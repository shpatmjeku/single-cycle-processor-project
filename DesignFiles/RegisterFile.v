==> flow/design.v <==
`timescale 1ns / 1ps
module RegisterFile(
    input wire[1:0] RS,
    input wire[1:0] RT,
    input wire[1:0] RD,
    input wire[15:0] WriteData,
    input wire RegWrite,
    input wire Clock,
    output wire[15:0] ReadRS,
    output wire[15:0] ReadRT
);
reg[15:0] Registers[3:0]; 
integer i;
initial 
begin
    for(i = 0; i < 4; i = i + 1)
        Registers[i] <= 16'd0;
end
always @(posedge Clock) 
  begin
    if (RegWrite && RD != 2'b00) begin
        Registers[RD] <= WriteData;
  end
end
assign ReadRS = Registers[RS]; 
assign ReadRT = Registers[RT];
endmodule
# Reports on RegisterFile
# Tool output for the design above, in the order of the flow.
# Line numbers count from 1 in the design file above.
# Library cell names are shortened.
setup:
  top_module: "RegisterFile"
  clk_port: "Clock"
  cell_library: "sky130hd"
  lib_corner: "tt_025C_1v80"

# Elaborated design
# Source: Yosys, flattened and elaborated, memories not mapped. Widths are those after wreduce; folded enables and synchronous resets count as part of the registers. Registers that Yosys merges into a memory's read port (data or address) are not register bits. Print and check cells do not count. Equal cells are merged and count once.
# Memory sizes are those after Yosys's memory passes, which may raise the word count (mostly to a power of two), join words into wider ones and drop unused or constant bits.
op_classes:
  addsub: 0
  mul: 0
  n_div: 0
  compare: 0
  equal: 0
  shifts: 0
  mux: 3
  logic: 0
  reduce_logical: 2
ops:
  columns: ["operator", "count"]
  rows:
  - ["16-bit two-way mux", 1]
  - ["2-bit nonzero test", 1]
  - ["2-bit two-way mux", 1]
  - ["1-bit logical AND", 1]
  - ["1-bit two-way mux", 1]
bits:
  regBits: 0
  latch_bits: 0
  ramBits: 64
  mem_bits_ro: 0
  clocked_rd_ports_x_width: 0
  n_memories: 1
  inputBits: 24
  elab_cells: 6
memory_table:
  columns: ["name", "size", "word_bits", "rd", "write_ports", "line_no", "source"]
  rows:
  - ["Registers", 4, 16, 2, 1, 12, "reg[15:0] Registers[3:0];"]

# Logic depth
# Yosys ltp: most cells in a row. Word level: on the elaborated netlist, between registers, memories and ports. Mapped: between sequential cells and ports; inverters and the memories' decode and read muxes count.
logic_depth:
  depth_word: 3
  ABC_AREA: 0
  depth_mapped: 3

# Netlist
# Yosys stat after the flow's synthesis: flattened, memories mapped to cells. It holds for the ABC_AREA given above (unset counts as 0); a run with the other value may have another netlist.
mapped:
  stdcells: 108
  yosys_area_um2: 2797.7
  sequential_area_um2: 1921.8
  flip_flops: 64
  buffers: 8
types:
  columns: ["type", "count"]
  rows:
  - ["edfxtp_1", 64]
  - ["mux4_2", 20]
  - ["mux4_1", 12]
  - ["buf_12", 2]
  - ["buf_6", 2]
  - ["buf_2", 4]
  - ["and3b_1", 2]
  - ["and3_1", 1]
  - ["conb_1", 1]

# Path before layout
# OpenSTA on the mapped netlist: ideal clock, no wires. The path of least setup slack (recovery checks aside). Input and output delay are each 20% of the period. Register names are those of the netlist, which keeps one name where synthesis merged equal registers.
synth_timing:
  path_kind: "input-to-output"
  start: "in RS[0]"
  end: "out ReadRS[10]"
  period_ns: 1.28
  in_delay_ns: 0.256
  t_first_pin_ns: 0.256
  arrival_ns: 1.039
  required_time_ns: 1.024
  path_slack_ns: -0.015
  delay_ns: 0.783
  path_stages: 3
  n_path_buf: 2
  period_less_setup_slack_ns: 1.295
# "delay_ns" = arrival - input delay + setup time.
# At an output port there is no setup time.
# "path_stages" counts driving pins, that of a launching flip-flop among them; a cell with two outputs on the path counts twice.
# "period_less_setup_slack_ns" is the clock period less the worst setup slack; recovery checks do not enter. This is arithmetic on one report: input and output delays are still those of the set period (20% each).
# The rows between start and end are the longest chain of elaborated cells between them; the timing report does not say that the signal goes this way. Where chains are equally long, one stands for them.
# Each line given opens the expression or statement behind the cell; cells for indexed reads and writes are added by Yosys, which also makes memories of some case tables.
# The chain passes a memory read, where the word-level depth is cut; so it can be longer than that depth.
synth_between:
  path_cell_list: "buf_6 -> buf_12 -> mux4_2"
  elab_chain_cells: 1
  cells_between: 1
synth_lines:
  columns: ["element", "line_no", "source"]
  rows:
  - ["start: declaration", 3, "input wire[1:0] RS,"]
  - ["memory 4 x 16 bit", 12, "reg[15:0] Registers[3:0];"]
  - ["end: declaration", 9, "output wire[15:0] ReadRS,"]

# Timing after layout
# From the final timing report of run A: the path of least setup slack in the routed layout; clock arrival at registers is part of the times.
layout_timing:
  path_kind: "reg-to-output"
  start: "mem Registers[3][5]"
  end: "out ReadRT[5]"
  period_ns: 1.87
  t_first_pin_ns: 0.32
  arrival_ns: 1.45
  required_time_ns: 1.50
  path_slack_ns: 0.05
  path_stages: 3
  n_path_buf: 1
# The rows between start and end are the longest chain of elaborated cells between them; the timing report does not say that the signal goes this way. Where chains are equally long, one stands for them.
# The chain passes a memory read, where the word-level depth is cut; so it can be longer than that depth.
layout_between:
  path_cell_list: "edfxtp_1 -> mux4_2 -> clkdlybuf4s15_1"
  elab_chain_cells: 1
  cells_between: 1
layout_lines:
  columns: ["element", "line_no", "source"]
  rows:
  - ["start: declaration", 12, "reg[15:0] Registers[3:0];"]
  - ["memory 4 x 16 bit", 12, null]
  - ["end: declaration", 10, "output wire[15:0] ReadRT"]

Subject: RegisterFile on sky130hd, stored results

Hello all,

Stored flow runs of RegisterFile (2 of them; Yosys, OpenROAD, sky130hd). They differ in their settings and are not a sequence. Constraints: input delay and output delay 20% of the set period each, output load 0.01 pF.
"period_less_ws_ns" = clock period - worst setup slack. The figure is calculated, with input and output delays left at 20% of the set period.
"worst_path_time_ns" = time allowed to the worst setup path (clock period - input delay - output delay, where it has them) - its slack; a late launch clock adds to it, a late capture clock takes from it.
"fin_power_mw": no workload was simulated; the value follows from the tool's default switching activity.

--- run A ---
==> flow/run.sh <==
#!/bin/bash
# the make line also repeats the synthesis and layout settings of config.mk as NAME=value (left out here)
make -C /OpenROAD-flow-scripts/flow DESIGN_CONFIG=/design/flow/config.mk WORK_HOME=/design/flow/orfs CLKGATE_MAP_FILE= finish
==> flow/config.mk <==
export PLATFORM = sky130hd
export DESIGN_NAME = RegisterFile
export DESIGN_NICKNAME = RegisterFile
export VERILOG_FILES = /design/flow/design.v
export SDC_FILE = /design/flow/constraint.sdc
export NUM_CORES = 4
export LEC_CHECK = 0
export CAP_MARGIN = 20
export CORE_MARGIN = 2
export CORE_UTILIZATION = 40
export SLEW_MARGIN = 20
==> flow/constraint.sdc <==
create_clock -name core_clock -period 1.87 [get_ports {Clock}]
set_input_delay 0.3740 -clock core_clock [delete_from_list [all_inputs] [get_ports {Clock}]]
set_output_delay 0.3740 -clock core_clock [all_outputs]
set_load 0.01 [all_outputs]

==> results, as YAML <==
results:
  setup_ws_ns: 0.046
  fin_power_mw: 3.236
  yosys_chip_area_um2: 2797.7
  ws_hold_ns: 0.678
  design.die.area_um2: 7679.0
  final_util_frac: 0.557
  stdcell_area_um2: 3783.6
  worst_path_time_ns: 1.45
  critical_path_kind: "reg-to-output"
  period_less_ws_ns: 1.824
  total_negative_slack_ns: 0.000

--- run B ---
==> flow/run.sh <==
#!/bin/bash
# the make line also repeats the synthesis and layout settings of config.mk as NAME=value (left out here)
make -C /OpenROAD-flow-scripts/flow DESIGN_CONFIG=/design/flow/config.mk WORK_HOME=/design/flow/orfs CLKGATE_MAP_FILE= finish
==> flow/config.mk <==
export PLATFORM = sky130hd
export DESIGN_NAME = RegisterFile
export DESIGN_NICKNAME = RegisterFile
export VERILOG_FILES = /design/flow/design.v
export SDC_FILE = /design/flow/constraint.sdc
export NUM_CORES = 4
export LEC_CHECK = 0
export CAP_MARGIN = 10
export CELL_PAD_IN_SITES_GLOBAL_PLACEMENT = 3
export CORE_MARGIN = 2
export CORE_UTILIZATION = 45
export CTS_CLUSTER_DIAMETER = 38
export CTS_CLUSTER_SIZE = 73
export HOLD_SLACK_MARGIN = -0.07
export MAX_ROUTING_LAYER = met5
export PLACE_DENSITY = 0.92
export SETUP_SLACK_MARGIN = 0.33
export SLEW_MARGIN = 20
export TNS_END_PERCENT = 95
==> flow/constraint.sdc <==
create_clock -name core_clock -period 1.98 [get_ports {Clock}]
set_input_delay 0.3960 -clock core_clock [delete_from_list [all_inputs] [get_ports {Clock}]]
set_output_delay 0.3960 -clock core_clock [all_outputs]
set_load 0.01 [all_outputs]

==> results, as YAML <==
results:
  setup_ws_ns: 0.181
  fin_power_mw: 3.120
  yosys_chip_area_um2: 2797.7
  ws_hold_ns: 0.702
  design.die.area_um2: 6864.1
  final_util_frac: 0.643
  stdcell_area_um2: 3831.2
  worst_path_time_ns: 1.01
  critical_path_kind: "input-to-output"
  period_less_ws_ns: 1.799
  total_negative_slack_ns: 0.000

Thanks
